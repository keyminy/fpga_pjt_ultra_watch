==> flow/design.v <==
`timescale 1ns / 1ps
module time_sel(
        input clk,
        input reset,
        input clear,
        input enable,
        input change,
        output [6:0] digit_h,
        output [6:0] digit_l,
        output dot
    );
    wire w_clk_100hz;
    wire [6:0] w_ms10,w_sec,w_min,w_hour;
    wire w_ms10_tick,w_sec_tick,w_min_tick;
    clk_hz #(
        .HZ(100)
    ) U_clk_100hz (
        .clk  (clk),
        .reset(reset),
        .o_clk(w_clk_100hz)
    );
    t_count #(
    .CNT(100)
    ) U_ms10(
    .clk(clk),
    .reset(reset),
    .in_tick(w_clk_100hz),
    .enable(enable),
    .clear(clear),
    .count(w_ms10),
    .out_tick(w_ms10_tick)
    );
    t_count #(
    .CNT(60)
    ) U_sec(
    .clk(clk),
    .reset(reset),
    .in_tick(w_ms10_tick),
    .enable(enable),
    .clear(clear),
    .count(w_sec),
    .out_tick(w_sec_tick)
    );
    t_count #(
    .CNT(60)
    ) U_min(
    .clk(clk),
    .reset(reset),
    .in_tick(w_sec_tick),
    .enable(enable),
    .clear(clear),
    .count(w_min),
    .out_tick(w_min_tick)
    );
    t_count #(
    .CNT(24)
    ) U_hour(
    .clk(clk),
    .reset(reset),
    .in_tick(w_min_tick),
    .enable(enable),
    .clear(clear),
    .count(w_hour),
    .out_tick()
    );
    dot_prod U_dot(
    .clk(clk),
    .reset(reset),
    .in_tick(w_ms10_tick),
    .dot(dot)
    );
    time_h_l U_time_h_l (
    .clk(clk),
    .reset(reset),
    .change(change),
    .ms10(w_ms10),
    .sec(w_sec),
    .min(w_min),
    .hour(w_hour),
    .digit_h(digit_h),
    .digit_l(digit_l)
    );
endmodule
module time_h_l (
    input clk,
    input reset,
    input change,
    input [6:0] ms10,
    input [6:0] sec,
    input [6:0] min,
    input [6:0] hour,
    output reg [6:0] digit_h,
    output reg [6:0] digit_l
);
    reg mode;
    localparam SEC_MSEC = 1'b0;
    localparam HOUR_MIN = 1'b1;
    always @(*) begin
        case (change)
            1'b0: begin  
                digit_h <= sec;
                digit_l <= ms10;
            end
            1'b1: begin  
                digit_h <= hour;
                digit_l <= min;
            end 
        endcase
    end
endmodule
module clk_hz #(
    parameter HZ = 100
)(
    input clk,
    input reset,
    output o_clk
);
    reg [$clog2(100_000_000/100)-1:0] r_counter;
    reg r_clk;
    assign o_clk = r_clk;
    always @(posedge clk or posedge reset) begin
        if(reset) begin
            r_counter <= 0;
            r_clk <= 1'b0;
        end else begin
            if(r_counter == 100_000_000/HZ -1) begin
                r_counter <= 0;
                r_clk <= 1'b1;
            end else begin
                r_counter <= r_counter + 1;
                r_clk <= 1'b0;
            end
        end
    end    
endmodule
module dot_prod (
    input clk,
    input reset,
    input in_tick,
    output dot
);
    reg r_dot;
    assign dot = r_dot;
    always @(posedge clk or posedge reset) begin
        if(reset) begin
            r_dot <= 0;
        end else begin
            if(in_tick) begin
                r_dot <= ~r_dot;
            end
        end
    end
endmodule
module t_count #(
    parameter CNT = 100
)(
    input clk,
    input reset,
    input in_tick,
    input enable,
    input clear,
    output [6:0] count,
    output out_tick
);
    reg r_out_tick;
    reg [6:0] r_count;
    assign count = r_count;
    assign out_tick = r_out_tick;
    always @(posedge clk or posedge reset) begin
        if(reset) begin
            r_count <= 0;
            r_out_tick <= 0;
        end else begin
            r_out_tick <= 0;  
            if(enable) begin
                r_count <= r_count;  
                if(in_tick) begin
                    if(r_count >= CNT -1) begin
                        r_count <= 0;
                        r_out_tick <= 1'b1;
                    end else begin
                        r_count <= r_count + 1;
                        r_out_tick <= 1'b0;
                    end
                end else begin
                    r_count <= r_count;
                end
            end else begin
                r_count <= r_count;
                if(clear) begin
                    r_count <= 0;
                end
            end
        end
    end
endmodule
; ---- From RTL to reports: time_sel
; Tool output for the design above, in the order of the flow.
; Line numbers count from 1 in the design file above.
; Operators carry their Yosys type and port widths (W data, S select, Z words).
; Not given: --
[setup]
top = time_sel
clk_port = clk
lib = sky130hd
lib_corner = tt_025C_1v80

; ---- After elaboration
; Counts by Yosys on the flattened word-level netlist (proc, flatten, opt, wreduce; memories kept). Register bits leave out memories and registers merged into their read ports (data or address). Print and check cells are left out. Cells with the same type and inputs are merged into one.
[classes]
mux = 26
logic = 2
n_eq = 5
cmp = 4
reduce_and_logical = 5
n_addsub = 5
[op_table]
columns = op, count
row1 = $mux W7, 13
row2 = $add A7 B1 Y7 const B, 4
row3 = $pmux W7 S2, 2
row4 = $add A20 B1 Y20 const B, 1
row5 = $eq A20 B20 Y1 const B, 1
row6 = $mux W20, 1
row7 = $ge A7 B6 Y1 const B, 2
row8 = $mux W1, 10
row9 = $ne A2 B1 Y1 const B, 4
row10 = $reduce_and A2 Y1, 4
row11 = $ge A7 B5 Y1 const B, 1
row12 = $ge A7 B7 Y1 const B, 1
row13 = $not A1 Y1, 2
row14 = $reduce_bool A2 Y1, 1
[word_totals]
in_bits = 5
regBits = 53

; ---- Logic depth
; Yosys ltp: most cells in a row. Word level: on the elaborated netlist, between registers, memories and ports. Mapped: between sequential cells and ports; inverters and the memories' decode and read muxes count.
[logic_depth]
word_depth = 4
abc_area = 0
ltp_mapped = 6
ltp_nobuf = 5

; ---- After synthesis
; Source: synth_stat.txt of the flow (Yosys; design flattened, memories mapped). It holds for the ABC_AREA given above (unset counts as 0); a run with the other value may have another netlist.
[types]
columns = cell_type, count, area_total_um2
row1 = sky130_fd_sc_hd__dfrtp_1, 53, 1.33E+03
row2 = sky130_fd_sc_hd__mux2_2, 17, 191.434
row3 = sky130_fd_sc_hd__a22o_1, 10, 87.584
row4 = sky130_fd_sc_hd__nand2_1, 23, 86.333
row5 = sky130_fd_sc_hd__a21oi_1, 16, 80.077
row6 = sky130_fd_sc_hd__xnor2_1, 9, 78.826
row7 = sky130_fd_sc_hd__xor2_1, 9, 78.826
row8 = sky130_fd_sc_hd__nand3_1, 15, 75.072
row9 = sky130_fd_sc_hd__ha_1, 5, 62.56
row10 = sky130_fd_sc_hd__nor2_1, 16, 60.058
row11 = sky130_fd_sc_hd__a21o_1, 6, 45.043
row12 = sky130_fd_sc_hd__nand4_1, 7, 43.792
row13 = sky130_fd_sc_hd__mux2i_1, 4, 40.038
row14 = sky130_fd_sc_hd__and2_1, 5, 31.28
row15 = sky130_fd_sc_hd__nor4_1, 5, 31.28
row16 = sky130_fd_sc_hd__a211oi_1, 4, 30.029
row17 = sky130_fd_sc_hd__o21ai_0, 6, 30.029
row18 = sky130_fd_sc_hd__a211o_1, 3, 26.275
; Other cell types: 25; their cells: 50.
[synth_totals]
ffs = 53
n_buf = 7
synth_area_um2 = 2751.4
mapped_cells = 263
sequential_area_um2 = 1326.3
; The figures by module come from a second, unflattened synthesis with its own total; it is not the netlist above.
[hier_totals]
hier_cells = 284
area_unflattened_um2 = 2955.3
; Rows give one instance, submodules left out.
[modules]
columns = mod, n_inst, n_cells, area_um2
row1 = clk_hz (HZ=100), 1, 97, 997.2
row2 = t_count (CNT=60), 2, 43, 441.7
row3 = t_count (CNT=100), 1, 45, 442.9
row4 = t_count (CNT=24), 1, 38, 425.4
row5 = time_h_l, 1, 15, 168.9
row6 = dot_prod, 1, 3, 37.5
row7 = time_sel, 1, 0, 0.0

; ---- Timing after synthesis
; OpenSTA on the mapped netlist: ideal clock, no wires. The path of least setup slack (recovery checks aside). Input and output delay are each 20% of the period. Register names are those of the netlist, which keeps one name where synthesis merged equal registers.
[synth_timing]
path_type = input to output
from = in change
to = out digit_h[0]
input_delay_ps = 716
tclk_ps = 3580
path_stages = 3
path_slack_ps = 1202
path_delay_ps = 946
required_ps = 2864
t_arrival_ps = 1662
synth_period_reached_ps = 2378
; "path_delay_ps" is the arrival time less input delay plus setup time.
; At an output port there is no setup time.
; "path_stages" counts driving pins, that of a launching flip-flop among them; a cell with two outputs on the path counts twice.
; "synth_period_reached_ps" = period - worst setup slack (recovery checks aside). The figure is calculated, with input and output delays left at 20% of the set period.
; Between the ends stands the longest chain of elaborated cells between them, by number of cells; it is not shown to be the way that was timed. Of several equally long chains one is given.
; A line is the first line of the expression or statement that the cell stems from. Yosys adds cells for indexed reads and writes and turns some case tables into memories.
[synth_between]
path_cell_list = sky130_fd_sc_hd__clkbuf_1 > sky130_fd_sc_hd__clkbuf_1 > sky130_fd_sc_hd__mux2_2
elab_chain_cells = 2
cells_between = 2
classes_between = mux (1); logic (1)
[synth_lines]
columns = item, line
row1 = "start, declared", 7  ; input change,
row2 = $not A1 Y1, 99  ; case (change)
row3 = $pmux W7 S2, 99
row4 = "end, declared", 8  ; output [6:0] digit_h,

; ---- Timing after layout
; From the final timing report of run A: the path of least setup slack in the routed layout; clock arrival at registers is part of the times.
; The path's times are printed in steps of 10 ps; the period is the one set.
[layout_timing]
path_type = input to output
from = in change
to = out digit_l[0]
t_arrival_ps = 2090
path_slack_ps = 300
tclk_ps = 2990
path_stages = 4
input_delay_ps = 600
required_ps = 2390
; Between the ends stands the longest chain of elaborated cells between them, by number of cells; it is not shown to be the way that was timed. Of several equally long chains one is given.
[layout_between]
path_cell_list = sky130_fd_sc_hd__clkdlybuf4s50_1 > sky130_fd_sc_hd__buf_12 > sky130_fd_sc_hd__mux2_2 > sky130_fd_sc_hd__clkdlybuf4s50_1
elab_chain_cells = 2
cells_between = 2
classes_between = mux (1); logic (1)
[layout_lines]
columns = item, line
row1 = "start, declared", 7  ; input change,
row2 = $not A1 Y1, 99  ; case (change)
row3 = $pmux W7 S2, 99
row4 = "end, declared", 9  ; output [6:0] digit_l,

Record of 2 stored runs of the RTL-to-layout flow on time_sel, platform sky130hd. The runs are unordered. Constraints: input delay and output delay 20% of the set period each, output load 0.01 pF.
"period_less_ws_ps" = clock period - worst setup slack. The figure is calculated, with input and output delays left at 20% of the set period.
"design_power_uw" rests on the timing tool's default activity at the inputs, not on a simulated workload.

# run A
==> flow/run.sh <==
#!/bin/bash
# the make line also repeats the synthesis and layout settings of config.mk as NAME=value (left out here)
make -C /OpenROAD-flow-scripts/flow DESIGN_CONFIG=/design/flow/config.mk WORK_HOME=/design/flow/orfs CLKGATE_MAP_FILE= finish
==> flow/config.mk <==
export PLATFORM = sky130hd
export DESIGN_NAME = time_sel
export DESIGN_NICKNAME = time_sel
export VERILOG_FILES = /design/flow/design.v
export SDC_FILE = /design/flow/constraint.sdc
export NUM_CORES = 4
export LEC_CHECK = 0
export CAP_MARGIN = 20
export CELL_PAD_IN_SITES_GLOBAL_PLACEMENT = 3
export CORE_ASPECT_RATIO = 1.57
export CORE_MARGIN = 2
export CORE_UTILIZATION = 38
export CTS_CLUSTER_DIAMETER = 195
export PLACE_DENSITY = 0.84
export SLEW_MARGIN = 0
==> flow/constraint.sdc <==
create_clock -name core_clock -period 2.99 [get_ports {clk}]
set_input_delay 0.5980 -clock core_clock [delete_from_list [all_inputs] [get_ports {clk}]]
set_output_delay 0.5980 -clock core_clock [all_outputs]
set_load 0.01 [all_outputs]

==> run A: results <==
synth_chip_area_um2=2751.4
total_die_area_um2=7954.7
finalCellArea_um2=3140.5
worst_setup_slack_ps=305
final_setup_tns_ps=0
hold_worst_slack_ps=470
design_power_uw=1170
period_less_ws_ps=2685

# run B
==> flow/run.sh <==
#!/bin/bash
# the make line also repeats the synthesis and layout settings of config.mk as NAME=value (left out here)
make -C /OpenROAD-flow-scripts/flow DESIGN_CONFIG=/design/flow/config.mk WORK_HOME=/design/flow/orfs CLKGATE_MAP_FILE= finish
==> flow/config.mk <==
export PLATFORM = sky130hd
export DESIGN_NAME = time_sel
export DESIGN_NICKNAME = time_sel
export VERILOG_FILES = /design/flow/design.v
export SDC_FILE = /design/flow/constraint.sdc
export NUM_CORES = 4
export LEC_CHECK = 0
export CAP_MARGIN = 20
export CELL_PAD_IN_SITES_GLOBAL_PLACEMENT = 3
export CORE_ASPECT_RATIO = 0.6
export CORE_MARGIN = 10
export CORE_UTILIZATION = 49
export CTS_CLUSTER_SIZE = 15
export GPL_ROUTABILITY_DRIVEN = 0
export GPL_TIMING_DRIVEN = 0
export MAX_ROUTING_LAYER = met5
export MIN_ROUTING_LAYER = met1
export PLACE_DENSITY = 0.75
export SETUP_SLACK_MARGIN = -0.04
export SLEW_MARGIN = 20
export TNS_END_PERCENT = 20
==> flow/constraint.sdc <==
create_clock -name core_clock -period 3.66 [get_ports {clk}]
set_input_delay 0.7320 -clock core_clock [delete_from_list [all_inputs] [get_ports {clk}]]
set_output_delay 0.7320 -clock core_clock [all_outputs]
set_load 0.01 [all_outputs]

==> run B: results <==
outcome="unfinished; error GPL-0301 in placement"
